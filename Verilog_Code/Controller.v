==> flow/design.v <==
module controller (
  input clk,
  input wait_, IR15, AC15, IR14,
  output [21:0] bus_controller
);
  wire [39:0] micro_instructions;
  wire [1:0] muxout;
  reg [3:0] state;
  reg [3:0] next_state;
  controllerROM rom(state, micro_instructions);
  always @ (posedge clk) state = next_state;
  initial begin
   state = 0;
  end
  assign bus_controller = micro_instructions[21:0];
  assign muxout[1] = micro_instructions[39] ? IR15 : wait_;
  assign muxout[0] = micro_instructions[38] ? IR14 : AC15;
  always @ (micro_instructions[37:22] or muxout) begin
    case(muxout)
      2'b00 : next_state = micro_instructions[37:34];
      2'b01 : next_state = micro_instructions[33:30];
      2'b10 : next_state = micro_instructions[29:26];
      2'b11 : next_state = micro_instructions[25:22];
    endcase
  end
endmodule
module controllerROM (
  input [3:0] state,
  output reg [39:0] out
);
  always @ ( out or state ) begin
    case (state)
    4'b0000: out = 40'b0000010001000100010000000000000001000000;   
    4'b0001: out = 40'b0000010001001000101000000000010000100000;   
    4'b0010: out = 40'b0000110011001000100000000010000000001100;   
    4'b0011: out = 40'b0000110011010001000000000000001000000000;   
    4'b0100: out = 40'b0001000100010101010010000000100000000000;   
    4'b0101: out = 40'b1101101001101111100000000000000000000000;   
    4'b0110: out = 40'b0001100110011101110100000000010000000000;   
    4'b0111: out = 40'b0010001000011101110000000010001000001100;   
    4'b1000: out = 40'b0000010001000100010001010100000010000001;   
    4'b1001: out = 40'b0010101010101010100100000000010100000010;   
    4'b1010: out = 40'b0000010001101010100000000011000000000100;   
    4'b1011: out = 40'b0011001100110011000100000000010000000000;   
    4'b1100: out = 40'b0011011101110011000000000010001000001100;   
    4'b1101: out = 40'b0000010001000100010001111000000010000001;   
    4'b1110: out = 40'b0000011111000111110000000000000000000000;   
    4'b1111: out = 40'b0000010001000100010100000000000000010000;   
    endcase
  end
endmodule
Step by step through the tools: controller --
What the tools print for controller, step after step. Line numbers count from 1 in the design file above. Library cell names are shortened. A cell with - has no value.
Set-up: top controller, clock input clk, standard-cell library sky130hd, timing corner tt_025C_1v80

Word-level counts --
Source: Yosys, flattened and elaborated, memories not mapped. Widths are those after wreduce; folded enables and synchronous resets count as part of the registers. Registers that Yosys merges into a memory's read port (data or address) are not register bits. Print and check cells do not count. Equal cells are merged and count once. Yosys's memory passes give these memory sizes; they may raise the number of words (mostly to a power of two), join words into wider ones and drop unused or constant bits.
Operators by class: equal/unequal tests 3, muxes and demuxes 3, reduce/logical cells 1
Operators with widths (number):
- case mux 4 bit (select 4 bit) | 1
- equality test 2 bit with constant B | 2
- equality test 2 x 1 -> 1 bit with constant B | 1
- logical NOT 2 bit | 1
- 2-to-1 mux 1 bit | 2
Storage and ports: register bits after elaboration 4, memory bits (read-only) 640, memory cells 1, input bits 5, output and inout port bits 22
Memory list:
- (no name shown) | depth 16, width 40, rd ports 1, write ports 0, RTL line 32 | case (state)

Longest topological paths --
Longest topological path by Yosys (ltp), each cell counted once; first at word level (registers and memories cut), then after technology mapping (sequential cells cut; the memories' decode and read muxes count).
Depth: depth in word-level cells 3, ABC_AREA 0, gate-level depth with buffers 7

Mapped cells and area --
Yosys stat after the flow's synthesis: flattened, memories mapped to cells. It holds for the ABC_AREA given above (unset counts as 0); a run with the other value may have another netlist. The area totals of this step are shown rounded.
Mapped netlist: cells in the netlist 108, chip area (Yosys) 820 um2, mapped flip-flops 4
Cell types:
- ha_1 | number 9, total area 112.608 um2
- buf_4 | number 8, total area 60.058 um2
- dfxtp_1 | number 3, total area 60.058 um2
- o21ai_0 | number 11, total area 55.053 um2
- mux2i_1 | number 5, total area 50.048 um2
- mux2i_4 | number 2, total area 45.043 um2
- nand2_1 | number 12, total area 45.043 um2
- a211oi_1 | number 5, total area 37.536 um2
- edfxtp_1 | number 1, total area 30.029 um2
- nor2_1 | number 7, total area 26.275 um2
- a211oi_2 | number 2, total area 25.024 um2
- inv_1 | number 6, total area 22.522 um2
- buf_2 | number 4, total area 20.019 um2
- nand3b_4 | number 1, total area 20.019 um2
- and2_1 | number 3, total area 18.768 um2
- a21o_1 | number 2, total area 15.014 um2
- a21oi_1 | number 3, total area 15.014 um2
- nand3_1 | number 3, total area 15.014 um2
Not listed: further types 17, cells in them 21. The figures by module come from a second, unflattened synthesis with its own total; it is not the netlist above.
Unflattened totals: cells (unflattened synthesis) 105, area total of the unflattened synthesis 840 um2
Each row is one instance without its submodules.
By module:
- controllerROM | instances 1, cells 95, area 630 um2
- controller | instances 1, cells 10, area 210 um2

Timing after synthesis --
Path of least setup slack by OpenSTA after synthesis, without wires, with an ideal clock, recovery checks aside; 20% of the period is set as input and as output delay. Where synthesis merged equal registers, the netlist keeps one of their names.
Timing after synthesis: path kind register to output, start point register state[0], end point output bus_controller[13], period 3190 ps, output delay 638 ps, time at the first pin 0 ps, arrival time 1554 ps, required time 2552 ps, setup slack 998 ps, delay of the path 1554 ps, driving pins on the path 8, period reached after synthesis 2192 ps
"delay of the path" = arrival - input delay + setup time. At an output port there is no setup time. "driving pins on the path" counts driving pins, that of a launching flip-flop among them; a cell with two outputs on the path counts twice. "period reached after synthesis" is the clock period less the worst setup slack; recovery checks do not enter. This is arithmetic on one report: input and output delays are still those of the set period (20% each). The rows between start and end are the longest chain of elaborated cells between them; the timing report does not say that the signal goes this way. Where chains are equally long, one stands for them. A line is the first line of the expression or statement that the cell stems from. Yosys adds cells for indexed reads and writes and turns some case tables into memories. The chain passes a memory read, where the word-level depth is cut; so it can be longer than that depth.
Between the ends, after synthesis: path through dfxtp_1 > inv_1 > ha_1 > nand2_1 > o21ai_0 > nand2_1 > o21ai_0 > buf_4, length of the longest elaborated chain 1
RTL lines, path after synthesis:
- start: declaration | RTL line 8 | reg [3:0] state;
- start: assignment | RTL line 11 | always @ (posedge clk) state = next_state;
- memory (16 x 40 bit) | RTL line 32 | case (state)
- end: declaration | RTL line 4 | output [21:0] bus_controller
Nets of the timed path that keep an RTL name, with a line that drives or declares them; the list need not be complete.
Nets with RTL names, path after synthesis (RTL line):
- bus_controller[2] | 32

Worst path after layout --
From the final timing report of job 1: the path of least setup slack in the routed layout; clock arrival at registers is part of the times. The path's times are printed in steps of 10 ps; the period is the one set.
Timing after layout: path kind register to output, start point register (name not given), end point output bus_controller[20], period 2270 ps, output delay 450 ps, time at the first pin 260 ps, arrival time 1840 ps, required time 1820 ps, setup slack -30 ps, driving pins on the path 7
Between the ends, after layout: path through edfxtp_1 > buf_4 > ha_1 > buf_4 > mux2i_1 > o21ai_0 > dlygate4sd2_1
RTL lines, path after layout:
- end: declaration | RTL line 4 | output [21:0] bus_controller
Chain of elaborated cells between the ends: none given.

Memo
Re: implementation data of controller

Below are 2 stored runs of the flow (Yosys, OpenROAD; platform sky130hd) on controller, each with its settings and what was measured, unordered. Constraints: input delay and output delay 20% of the set period each, output load 0.01 pF.
By "achieved clock period" is meant the clock period of the run minus its worst setup slack. This is arithmetic on one report: input and output delays are still those of the set period (20% each).
"worst setup path time": the worst setup path's part of the clock period (all of it between registers, 20% less for each end at a port) less its slack. A launch clock that arrives late makes it longer, a capture clock that arrives late makes it shorter.
"worst setup path time" is known to 10 ps.
Measured values are rounded.
[job 1] settings: period_ns=2.27, CORE_UTILIZATION=62, CAP_MARGIN=20, CORE_MARGIN=2, SLEW_MARGIN=20
[job 1] result: chip area after synthesis (Yosys) 820 um2, die area 1600 um2, standard-cell area of the final layout 1200 um2, utilization 92 %, worst setup slack after layout -26 ps, total negative slack -26 ps, worst hold slack 710 ps, achieved clock period 2296 ps, worst setup path time 1840 ps, worst setup path kind register to output
[job 2] settings: period_ns=1.79, CORE_UTILIZATION=65, PLACE_DENSITY_LB_ADDON=0.07, CORE_ASPECT_RATIO=0.65, CTS_CLUSTER_DIAMETER=319, CAP_MARGIN=10, MAX_ROUTING_LAYER=met5, CORE_MARGIN=2, SLEW_MARGIN=20
[job 2] result: did not finish, floorplanning stopped with PDN-0185
